==> flow/design.v <==
module sync_fifo #(
  parameter DATA_WIDTH = 16,
  parameter FIFO_DEPTH =16,
  parameter PTR_WIDTH = $clog2(FIFO_DEPTH)
)(
  input i_clock,i_reset,
  input i_w_en,i_r_en,
  input [DATA_WIDTH-1:0]i_data,
  output reg [DATA_WIDTH-1:0] o_data,
  output o_full,o_empty
);
  reg[DATA_WIDTH-1:0] mem[FIFO_DEPTH-1:0];
  reg[PTR_WIDTH-1:0] w_ptr;
  reg[PTR_WIDTH-1:0] r_ptr;
  assign  o_full = ((w_ptr + 1'b1) % FIFO_DEPTH == r_ptr);  
  assign  o_empty= (w_ptr == r_ptr); ;	 
  always @(posedge i_clock or negedge i_reset)begin
    if(!i_reset)begin
      w_ptr <=0;
      o_data <= 0;
    end
    else if(i_w_en && !o_full)begin
      mem[w_ptr] <= i_data;
      w_ptr <= (w_ptr+1) % FIFO_DEPTH;
    end
  end
  always @(posedge i_clock or negedge i_reset)begin
    if(!i_reset)begin
      r_ptr <=0;
      o_data <= 0;
    end
    else if(i_r_en && !o_empty)begin
      o_data <= mem[r_ptr];
      r_ptr <= (r_ptr+1) % FIFO_DEPTH;
    end
  end 
endmodule
module apb_master#(
parameter DATA_WIDTH = 16,
parameter ADDR_WIDTH =16,
parameter FIFO_DEPTH = 4
)(
  input wire i_pclk,
  input wire i_prst_n,
  input wire 	              i_req,	 
  input wire	              i_rw,      
  input wire [ADDR_WIDTH-1:0] i_addr,	 
  input wire [DATA_WIDTH-1:0] i_wdata,   
  output wire 	 	 	 	  o_full,
  output wire 				  o_ready,  
  output reg				  o_p_error,   
  output reg [DATA_WIDTH-1:0] o_rdata,   
  input wire 				  i_pready,
  input wire [DATA_WIDTH-1:0] i_prdata,
  input wire 				  i_pslver,
  output reg 				  o_psel,
  output reg 				  o_pen,
  output reg 				  o_pwrite,
  output reg [DATA_WIDTH-1:0] o_pwr_data,
  output reg [ADDR_WIDTH-1:0] o_paddr
);
  wire full_addr, full_rw, full_wdata;
  wire empty_addr, empty_rw,empty_wdata;
  wire[ADDR_WIDTH-1:0]  rd_addr;      
  wire 	                rd_rw;
  wire [DATA_WIDTH-1:0] rd_wdata;
  reg fsm_rd_en;
 sync_fifo#(
    .DATA_WIDTH(ADDR_WIDTH),
   .FIFO_DEPTH(FIFO_DEPTH))
    fifo_addr (
      .i_clock  (i_pclk),
      .i_reset  (i_prst_n),
      .i_w_en  (i_req & ~o_full),
      .i_data    (i_addr),
      .o_data   (rd_addr),
      .o_full   (full_addr),
      .i_r_en  (fsm_rd_en),
      .o_empty  (empty_addr)
    );
  sync_fifo #(
    .DATA_WIDTH(1),
    .FIFO_DEPTH(FIFO_DEPTH))
  fifo_rw(
    .i_clock  (i_pclk),
    .i_reset  (i_prst_n),
    .i_w_en   (i_req & ~o_full),
    .i_data   (i_rw),
    .o_full   (full_rw),
    .i_r_en   (fsm_rd_en),
    .o_data   (rd_rw),
    .o_empty  (empty_rw)
    );
  sync_fifo#(
    .DATA_WIDTH(DATA_WIDTH),
    .FIFO_DEPTH(FIFO_DEPTH))
  fifo_wdata(
    .i_clock (i_pclk),
    .i_reset (i_prst_n),
    .i_w_en	 (i_req & ~o_full),
    .i_data	 (i_wdata),
    .o_full	 (full_wdata),
    .i_r_en	 (fsm_rd_en),
    .o_data	 (rd_wdata),
    .o_empty (empty_wdata)
  );
  wire full_global  = full_addr  | full_rw  | full_wdata ;
  wire empty_global = empty_addr | empty_rw | empty_wdata;  
  assign o_full = full_global;
  assign o_ready = ~full_global;
  localparam IDLE   = 2'd0;
  localparam SETUP  = 2'd1;
  localparam ACCESS = 2'd2;
  reg [1:0] state, next_state;
  reg [ADDR_WIDTH-1:0] lat_addr;   
  reg 	   	   	       lat_rw;
  reg [DATA_WIDTH-1:0] lat_wdata;
    always @(posedge i_pclk or negedge i_prst_n) begin
    if (!i_prst_n) begin
      state       <= IDLE;    
      o_p_error   <= 0;
      o_psel      <= 0;
      o_pwrite    <= 0;
      o_pen       <= 0;
      o_pwr_data  <= 0;
      o_paddr     <= 0;
      lat_addr    <= 0;
      lat_rw      <= 0;
      lat_wdata   <= 0;
    end else begin
      state <= next_state;
      case (state)
        IDLE: begin
          o_psel <= 0;
          o_pen  <= 0;
          if (fsm_rd_en) begin
            lat_addr  <= rd_addr;
            lat_rw    <= rd_rw;
            lat_wdata <= rd_wdata;
          end
        end
        SETUP: begin
          o_psel <= 1;
          o_pen <= 0;
          o_pwrite <= lat_rw;
          o_paddr <= lat_addr;
          o_pwr_data <= lat_wdata;
        end
        ACCESS: begin
          o_pen <= 1;
          if (i_pready) begin
            o_psel    <= 0;
            o_rdata   <= i_prdata;
            o_pen     <= 0;
            o_p_error <= i_pslver;
          end
        end
      endcase
    end
  end
  always @(*) begin
    next_state = state;
    fsm_rd_en = 0;
    case (state)
      IDLE: begin
        if (!empty_global) begin
          fsm_rd_en = 1;
          next_state = SETUP;
        end
      end
      SETUP: begin
        next_state = ACCESS;
      end
      ACCESS: begin
        if (!i_pready) begin
          next_state = ACCESS;   
        end else begin
          next_state = IDLE;     
        end
      end
      default: next_state = IDLE;
    endcase
  end
endmodule
; ---- Tool chain data of apb_master
; The steps from the RTL of apb_master to its reports follow in flow order.
; Line numbers count from 1 in the design file above.
; Library cell names are shortened.
; A cell with -- has no value.
[inputs]
top = apb_master
clock_port = i_pclk
lib = sky130hd
lib_corner = tt_025C_1v80

; ---- After elaboration
; Source: Yosys, flattened and elaborated. Widths are those after wreduce. Registers that Yosys merges into a memory's read port (data or address) are not register bits. Print and check cells do not count.
[word_totals]
ff_bits = 33
input_bits = 54
output_inout_bits = 54
elab_cells = 64
[op_classes]
n_addsub = 9
n_eq = 10
muxes = 9
bitwise = 6
reduce_and_logical = 19
[op_table]
columns = op, count
row1 = adder 2 x 1 -> 2 bit (second input constant), 9
row2 = equality test 2 bit, 6
row3 = logical AND 1 bit, 6
row4 = logical NOT 1 bit, 6
row5 = case mux 2 bit (select 3 bit), 1
row6 = OR 1 bit, 4
row7 = != test 2 bit (second input constant), 2
row8 = AND reduction 2 bit, 2
row9 = 2-to-1 mux 2 bit, 2
row10 = 2-to-1 mux 1 bit, 4
row11 = AND reduction 3 bit, 1
row12 = nonzero test 3 bit, 1
row13 = case mux 1 bit (select 3 bit), 1
row14 = equality test 2 x 1 -> 1 bit (second input constant), 1
row15 = equality test 2 bit (second input constant), 1
row16 = logical NOT 2 bit, 1
row17 = nonzero test 2 bit, 1
row18 = OR reduction 2 bit, 1
row19 = case mux 1 bit (select 2 bit), 1
row20 = AND 1 bit, 1
row21 = inverter 1 bit, 1

; ---- Logic depth
; Depth = most cells in a row (Yosys ltp): at word level without a register or memory, in the mapped netlist without a sequential cell, where the memories' decode and read muxes count.
[logic_depth]
word_depth = 7
abc_area = 0
ltp_mapped = 4
ltp_nobuf = 4

; ---- Mapped cells and area
; Source: synth_stat.txt of the flow (Yosys; design flattened, memories mapped). It holds for the ABC_AREA given above (unset counts as 0); a run with the other value may have another netlist.
[types]
columns = cell, count
row1 = edfxtp_1, 16
row2 = dfrtp_1, 17
row3 = buf_4, 33
row4 = xor2_1, 14
row5 = nand2b_1, 8
row6 = mux2i_1, 4
row7 = inv_1, 8
row8 = dfstp_2, 1
row9 = xnor2_1, 3
row10 = nand2_1, 6
row11 = nor4_4, 1
row12 = nor3_1, 4
row13 = nor4_1, 2
row14 = mux2_1, 1
row15 = mux2_2, 1
row16 = o21ai_0, 2
row17 = o221ai_1, 1
row18 = o41ai_1, 1
; Other cell types: 7; their cells: 7.
[synth_totals]
mapped_cells = 130
area_um2 = 1612.8
ff_cells = 34
buffers = 33
; By module: a second synthesis without flattening, with its own total; a netlist apart from the flattened one above.
[hier_totals]
cells_unflattened = 298
area_unflattened_um2 = 4327.9
; Each row is one instance without its submodules.
[modules]
columns = mod, instances, n_cells, area_um2, seq_area_um2
row1 = apb_master, 1, 180, 3345.7, 2283.4
row2 = sync_fifo, 2, 45, 366.6, 100.1
row3 = sync_fifo, 1, 28, 249.0, 100.1

; ---- Timing after synthesis
; Source: OpenSTA report_checks on the synthesized netlist (no wires, ideal clock, input and output delay 20% of the period each), path of least setup slack; recovery checks are left aside. Register names are those of the netlist, which keeps one name where synthesis merged equal registers.
[synth_path]
path_kind = flip-flop to output port
startpoint = register fifo_addr.r_ptr[1]
endpoint = output o_ready
period_ns = 2.08
launch_ns = 0.000
arrival_ns = 1.353
required_ns = 1.664
path_slack_ns = 0.311
path_delay_ns = 1.353
path_stages = 5
synth_period_reached_ns = 1.769
; "path_delay_ns" = arrival - input delay + setup time.
; At an output port there is no setup time.
; "path_stages": output pins that drive a net of the path, with the launching flip-flop's if there is one; two outputs of one cell count as two.
; "synth_period_reached_ns" = period - worst setup slack (recovery checks aside). The figure is calculated, with input and output delays left at 20% of the set period.
; Between the ends stands the longest chain of elaborated cells between them, by number of cells; it is not shown to be the way that was timed. Of several equally long chains one is given.
; A line is the first line of the expression or statement that the cell stems from. Yosys adds cells for indexed reads and writes and turns some case tables into memories.
[synth_between]
cell_sequence = dfrtp_1 > xor2_1 > mux2i_1 > or3_1 > inv_1
elab_chain_cells = 4
cone_cells = 4
[synth_rtl]
columns = item, line
row1 = "start, declared", 14  ; reg[PTR_WIDTH-1:0] r_ptr;
row2 = "start, assigned", 29  ; r_ptr <=0;
row3 = "start, assigned", 34  ; r_ptr <= (r_ptr+1) % FIFO_DEPTH;
row4 = equality test 2 bit, 15  ; assign  o_full = ((w_ptr + 1'b1) % FIFO_DEPTH == r_ptr);
row5 = OR 1 bit (2 in a row), 107  ; wire full_global  = full_addr  | full_rw  | full_wdata ;
row6 = inverter 1 bit, 110  ; assign o_ready = ~full_global;
row7 = "end, declared", 50  ; output wire o_ready,

; ---- Timing after layout
; From the final timing report of run A: the path of least setup slack in the routed layout; clock arrival at registers is part of the times.
[layout_path]
path_kind = flip-flop to output port
startpoint = register fifo_wdata.w_ptr[1]
endpoint = output o_full
period_ns = 2.2
launch_ns = 0.27
arrival_ns = 1.70
required_ns = 1.76
path_slack_ns = 0.06
path_stages = 5
; Between the ends stands the longest chain of elaborated cells between them, by number of cells; it is not shown to be the way that was timed. Of several equally long chains one is given.
[layout_between]
cell_sequence = dfrtp_1 > xor2_2 > mux2i_1 > or3_1 > clkdlybuf4s15_1
elab_chain_cells = 3
cone_cells = 3
lines_between = 2
[layout_rtl]
columns = item, line
row1 = "start, declared", 13  ; reg[PTR_WIDTH-1:0] w_ptr;
row2 = "start, assigned", 19  ; w_ptr <=0;
row3 = "start, assigned", 24  ; w_ptr <= (w_ptr+1) % FIFO_DEPTH;
row4 = adder 2 x 1 -> 2 bit, 15  ; assign  o_full = ((w_ptr + 1'b1) % FIFO_DEPTH == r_ptr);
row5 = equality test 2 bit, 15
row6 = OR 1 bit, 107  ; wire full_global  = full_addr  | full_rw  | full_wdata ;
row7 = "end, declared", 49  ; output wire o_full,

; 2 stored runs of apb_master in the flow (synthesis by Yosys, layout by OpenROAD, sky130hd cells), in arbitrary order. Constraints: input delay and output delay 20% of the set period each, output load 0.01 pF.
; By "period_less_ws_ns" is meant the clock period of the run minus its worst setup slack. This is arithmetic on one report: input and output delays are still those of the set period (20% each).
; By "worst_setup_path_time_ns" is meant the share of the clock period that the worst setup path is allowed (20% is reserved at inputs, 20% at outputs), minus its slack. Clock arrival times at its registers enter into it.
; "total_power_mw": no workload was simulated; the value follows from the tool's default switching activity.

[run A: settings]
period_ns = 2.2
CAP_MARGIN = 20
CORE_MARGIN = 2
CORE_UTILIZATION = 40
SLEW_MARGIN = 20
[run A: results]
timing.setup.ws_ns = 0.063
final_setup_tns_ns = 0.000
finalUtil_pct = 53.9
period_less_ws_ns = 2.137
post_route_stdcell_area_um2 = 2124.5
synth_chip_area_um2 = 1612.8
total_die_area_um2 = 4555.6
total_power_mw = 2.586
worst_setup_path_time_ns = 1.70
worstPathKind = flip-flop to output port
final_hold_ws_ns = 0.503

[run B: settings]
period_ns = 2.59
CORE_UTILIZATION = 31
PLACE_DENSITY_LB_ADDON = 0.29
CORE_ASPECT_RATIO = 0.63
CELL_PAD_IN_SITES_GLOBAL_PLACEMENT = 3
ABC_AREA = 0
GPL_TIMING_DRIVEN = 1
GPL_ROUTABILITY_DRIVEN = 1
CTS_CLUSTER_DIAMETER = 358
SLEW_MARGIN = 35
MIN_ROUTING_LAYER = met1
CAP_MARGIN = 20
CORE_MARGIN = 2
[run B: results]
final_setup_tns_ns = 0.000
total_die_area_um2 = 5811.1
worst_setup_path_time_ns = 1.94
worstPathKind = flip-flop to output port
timing.setup.ws_ns = 0.134
total_power_mw = 2.189
period_less_ws_ns = 2.456
synth_chip_area_um2 = 1612.8
finalUtil_pct = 43.2
post_route_stdcell_area_um2 = 2119.5
final_hold_ws_ns = 0.483
